==> flow/design.v <==
module RF1bit (
    input wire clk,
    input wire reset,
    input wire Din,
    input wire Sel,  
    output wire Dout
);
    reg DFF;
    always @(posedge clk , posedge reset) 
    begin
        if (reset) 
            DFF <= 1'b0;       
        else if (Sel) 
            DFF <= Din;               
    end
    assign Dout = DFF;
endmodule
module RF4bit (
    input wire clk,
    input wire reset,
    input wire [3:0] Din,
    input wire Sel,  
    output wire [3:0] Dout
);
    RF1bit cir1stbit (.clk(clk), .reset(reset), .Din(Din[0]), .Sel(Sel), .Dout(Dout[0]));
    RF1bit cir2ndbit (.clk(clk), .reset(reset), .Din(Din[1]), .Sel(Sel), .Dout(Dout[1]));
    RF1bit cir3rdbit (.clk(clk), .reset(reset), .Din(Din[2]), .Sel(Sel), .Dout(Dout[2]));
    RF1bit cir4thbit (.clk(clk), .reset(reset), .Din(Din[3]), .Sel(Sel), .Dout(Dout[3]));
endmodule
module RFSet (
    input wire clk,
    input wire reset,
    input wire [1:0] RA,
    input wire [1:0] RB,
    input wire RE,  
    input wire [1:0] WR,  
    input wire [3:0] WRD,
    output reg [3:0] A,
    output reg [3:0] B
);
    wire [3:0] R00, R01, R10, R11;
    reg [3:0] WR_SEL;
    RF4bit Reg00 (.clk(clk), .reset(reset), .Din(WRD), .Sel(WR_SEL[0]), .Dout(R00));
    RF4bit Reg01 (.clk(clk), .reset(reset), .Din(WRD), .Sel(WR_SEL[1]), .Dout(R01));
    RF4bit Reg10 (.clk(clk), .reset(reset), .Din(WRD), .Sel(WR_SEL[2]), .Dout(R10));
    RF4bit Reg11 (.clk(clk), .reset(reset), .Din(WRD), .Sel(WR_SEL[3]), .Dout(R11));
    always @(*) 
       begin
            case ({RE, WR})
                3'b100: WR_SEL = 4'b0001;  
                3'b101: WR_SEL = 4'b0010;  
                3'b110: WR_SEL = 4'b0100;  
                3'b111: WR_SEL = 4'b1000;  
                default: WR_SEL = 4'b0000; 
            endcase
        end 
    always @(*) 
        begin
            case (RA)
                2'b00: A = R00;
                2'b01: A = R01;
                2'b10: A = R10;
                2'b11: A = R11;
                default: A = 4'b0000;
            endcase
        end
    always @(*) 
        begin
            case (RB)
                2'b00: B = R00;
                2'b01: B = R01;
                2'b10: B = R10;
                2'b11: B = R11;
                default: B = 4'b0000;
            endcase
        end
endmodule
# [From RTL to reports: RFSet]
# The steps from the RTL of RFSet to its reports follow in flow order.
# Lines are those of the file above, counted from 1.
# Library cell names are shortened.
# Not given: n/a
[design] design="RFSet" clock="clk" cell_library="sky130hd" pvt_corner="tt_025C_1v80"

# [After elaboration]
# Yosys after proc, flatten, opt, wreduce and memory -nomap, before mapping. Enables and synchronous resets that opt folds into registers are not counted as muxes. Memory bits, and registers merged into a memory's read port (data or address), are not among the register bits. Print and check cells are not counted. Equal cells are merged and count once.
[op_classes] reduce_logical=2 eq_ne=10 n_mux=3
[ops] operator="4-bit parallel mux with 4-bit select" count=3
[ops] operator="3-bit equality test (second input constant)" count=4
[ops] operator="2-bit equality test (second input constant)" count=4
[ops] operator="2-bit by 1-bit equality test with 1-bit output (second input constant)" count=2
[ops] operator="2-bit zero test" count=2
[bits] out_inout_bits=8 regBits=16 inputBits=13 wordCells=31

# [Logic depth]
# Longest topological path by Yosys (ltp), each cell counted once; first at word level (registers and memories cut), then after technology mapping (sequential cells cut; the memories' decode and read muxes count).
[logic_depth] depth_word=2 ABC_AREA=0 ltp_mapped=2 depth_no_buf=2

# [Netlist]
# Yosys stat after the flow's synthesis: flattened, memories mapped to cells. It holds for the ABC_AREA given above (unset counts as 0); a run with the other value may have another netlist.
[by_type] cell="dfrtp_1" count=16 area_total_um2=400.384
[by_type] cell="mux2_2" count=16 area_total_um2=180.173
[by_type] cell="mux4_2" count=8 area_total_um2=180.173
[by_type] cell="nor3b_4" count=1 area_total_um2=18.768
[by_type] cell="nand3b_1" count=2 area_total_um2=15.014
[by_type] cell="nand3_1" count=1 area_total_um2=5.005
[by_type] cell="inv_1" count=1 area_total_um2=3.754
[synth_totals] cells=45 n_buf=0 area_mm2=0.0008033 seq_area_mm2=0.0004004 flip_flops=16
# The figures by module come from a second, unflattened synthesis with its own total; it is not the netlist above.
[hier_totals] cells_unflattened=60 hier_area_mm2=0.0009422
# Each row is one instance without its submodules.
[modules] module="RF1bit" seq_area_mm2=0.000025 n_inst=16 mod_area_mm2=0.0000438 cells=3
[modules] module="RFSet" seq_area_mm2=0 n_inst=1 mod_area_mm2=0.0002415 cells=12
[modules] module="RF4bit" seq_area_mm2=0 n_inst=4 mod_area_mm2=0 cells=0

# [Path before layout]
# OpenSTA on the mapped netlist: ideal clock, no wires. The path of least setup slack (recovery checks aside). Input and output delay are each 20% of the period. Register names are those of the netlist, which keeps one name where synthesis merged equal registers.
[synth_path] kind="input -> output" start="input port RA[1]" end="output port A[0]" path_delay_ps=506 input_delay_ps=376 period_ps=1880 arrival_time_ps=882 out_delay_ps=376 n_path_buf=0 launch_ps=376 setup_slack_ps=622 path_stages=1 required_time_ps=1504 synth_period_reached_ps=1258
# "path_delay_ps" is the arrival time less input delay plus setup time.
# A path that ends at an output port has no setup time.
# "path_stages" counts driving pins, that of a launching flip-flop among them; a cell with two outputs on the path counts twice.
# "synth_period_reached_ps" = period - worst setup slack (recovery checks aside). The figure is calculated, with input and output delays left at 20% of the set period.
# The rows between start and end are the longest chain of elaborated cells between them; the timing report does not say that the signal goes this way. Where chains are equally long, one stands for them.
# A line is the first line of the expression or statement that the cell stems from. Yosys adds cells for indexed reads and writes and turns some case tables into memories.
[synth_between] cell_sequence="mux4_2" elab_chain_len=2 cells_between=5 lines_between=1 classes_between="eq/ne (3); mux (1); reduce/logical (1)"
[synth_lines] element="from (decl)" line_no=33 text="input wire [1:0] RA,"
[synth_lines] element="2-bit equality test" line_no=59 text="case (RA)"
[synth_lines] element="4-bit parallel mux with 4-bit select" line_no=59
[synth_lines] element="to (decl)" line_no=38 text="output reg [3:0] A,"

# [Timing after layout]
# From the final timing report of job 1: the path of least setup slack in the routed layout; clock arrival at registers is part of the times.
# The path's times are printed in steps of 10 ps; the period is the one set.
[layout_path] kind="register -> output" start="register Reg11.cir1stbit.DFF" end="output port B[0]" n_path_buf=1 launch_ps=240 path_stages=3 setup_slack_ps=-490 arrival_time_ps=1290 out_delay_ps=200 period_ps=990 required_time_ps=790
# The rows between start and end are the longest chain of elaborated cells between them; the timing report does not say that the signal goes this way. Where chains are equally long, one stands for them.
[layout_between] cell_sequence="dfrtp_1 -> mux4_2 -> buf_6" elab_chain_len=1 cells_between=1 lines_between=1 classes_between="mux (1)"
[layout_lines] element="from (decl)" line_no=8 text="reg DFF;"
[layout_lines] element="from (assign)" line_no=12 text="DFF <= 1'b0;"
[layout_lines] element="from (assign)" line_no=14 text="DFF <= Din;"
[layout_lines] element="4-bit parallel mux with 4-bit select" line_no=69 text="case (RB)"
[layout_lines] element="to (decl)" line_no=39 text="output reg [3:0] B"

# Flow measurements of RFSet on sky130hd: 2 stored runs with different settings, listed in no order. Input and output delays are each 20% of the period that was set; the output load is 0.01 pF.
# "period_reached_ps" = clock period - worst setup slack. The figure is calculated, with input and output delays left at 20% of the set period.
# "worst_path_allowed_less_slack_ps": the worst setup path's part of the clock period (all of it between registers, 20% less for each end at a port) less its slack. A launch clock that arrives late makes it longer, a capture clock that arrives late makes it shorter.
# "final_power_uw" rests on the timing tool's default activity at the inputs, not on a simulated workload.
# "worst_path_allowed_less_slack_ps" is given in steps of 10 ps.
run="job 1" settings period_ns=0.99 CORE_UTILIZATION=15 SETUP_SLACK_MARGIN=0.21 PLACE_DENSITY_LB_ADDON=0.1 CELL_PAD_IN_SITES_GLOBAL_PLACEMENT=0 ABC_AREA=0 GPL_TIMING_DRIVEN=1 CTS_CLUSTER_SIZE=66 CAP_MARGIN=30 SLEW_MARGIN=30 MIN_ROUTING_LAYER="met2" MAX_ROUTING_LAYER="met5" CORE_MARGIN=2
run="job 1" results yosys_chip_area_mm2=0.0008033 final_die_area_mm2=0.0059568 finish.stdcell_area_mm2=0.0013688 layout_utilization_frac=0.266 timing.setup.ws_ps=-494 setupTns_ps=-3823 final_power_uw=2113 period_reached_ps=1484 worst_path_allowed_less_slack_ps=1290 critical_path_kind="register -> output"
run="job 2" settings period_ns=0.69 CORE_UTILIZATION=25 SETUP_SLACK_MARGIN=0.11 PLACE_DENSITY_LB_ADDON=0.07 CELL_PAD_IN_SITES_GLOBAL_PLACEMENT=1 TNS_END_PERCENT=90 ABC_AREA=0 MIN_ROUTING_LAYER="met2" CAP_MARGIN=20 CORE_MARGIN=2 SLEW_MARGIN=20
run="job 2" results yosys_chip_area_mm2=0.0008033 final_die_area_mm2=0.0036827 finish.stdcell_area_mm2=0.0012712 layout_utilization_frac=0.416 timing.setup.ws_ps=-778 setupTns_ps=-7673 final_power_uw=2778 period_reached_ps=1468 worst_path_allowed_less_slack_ps=1330 critical_path_kind="register -> output"
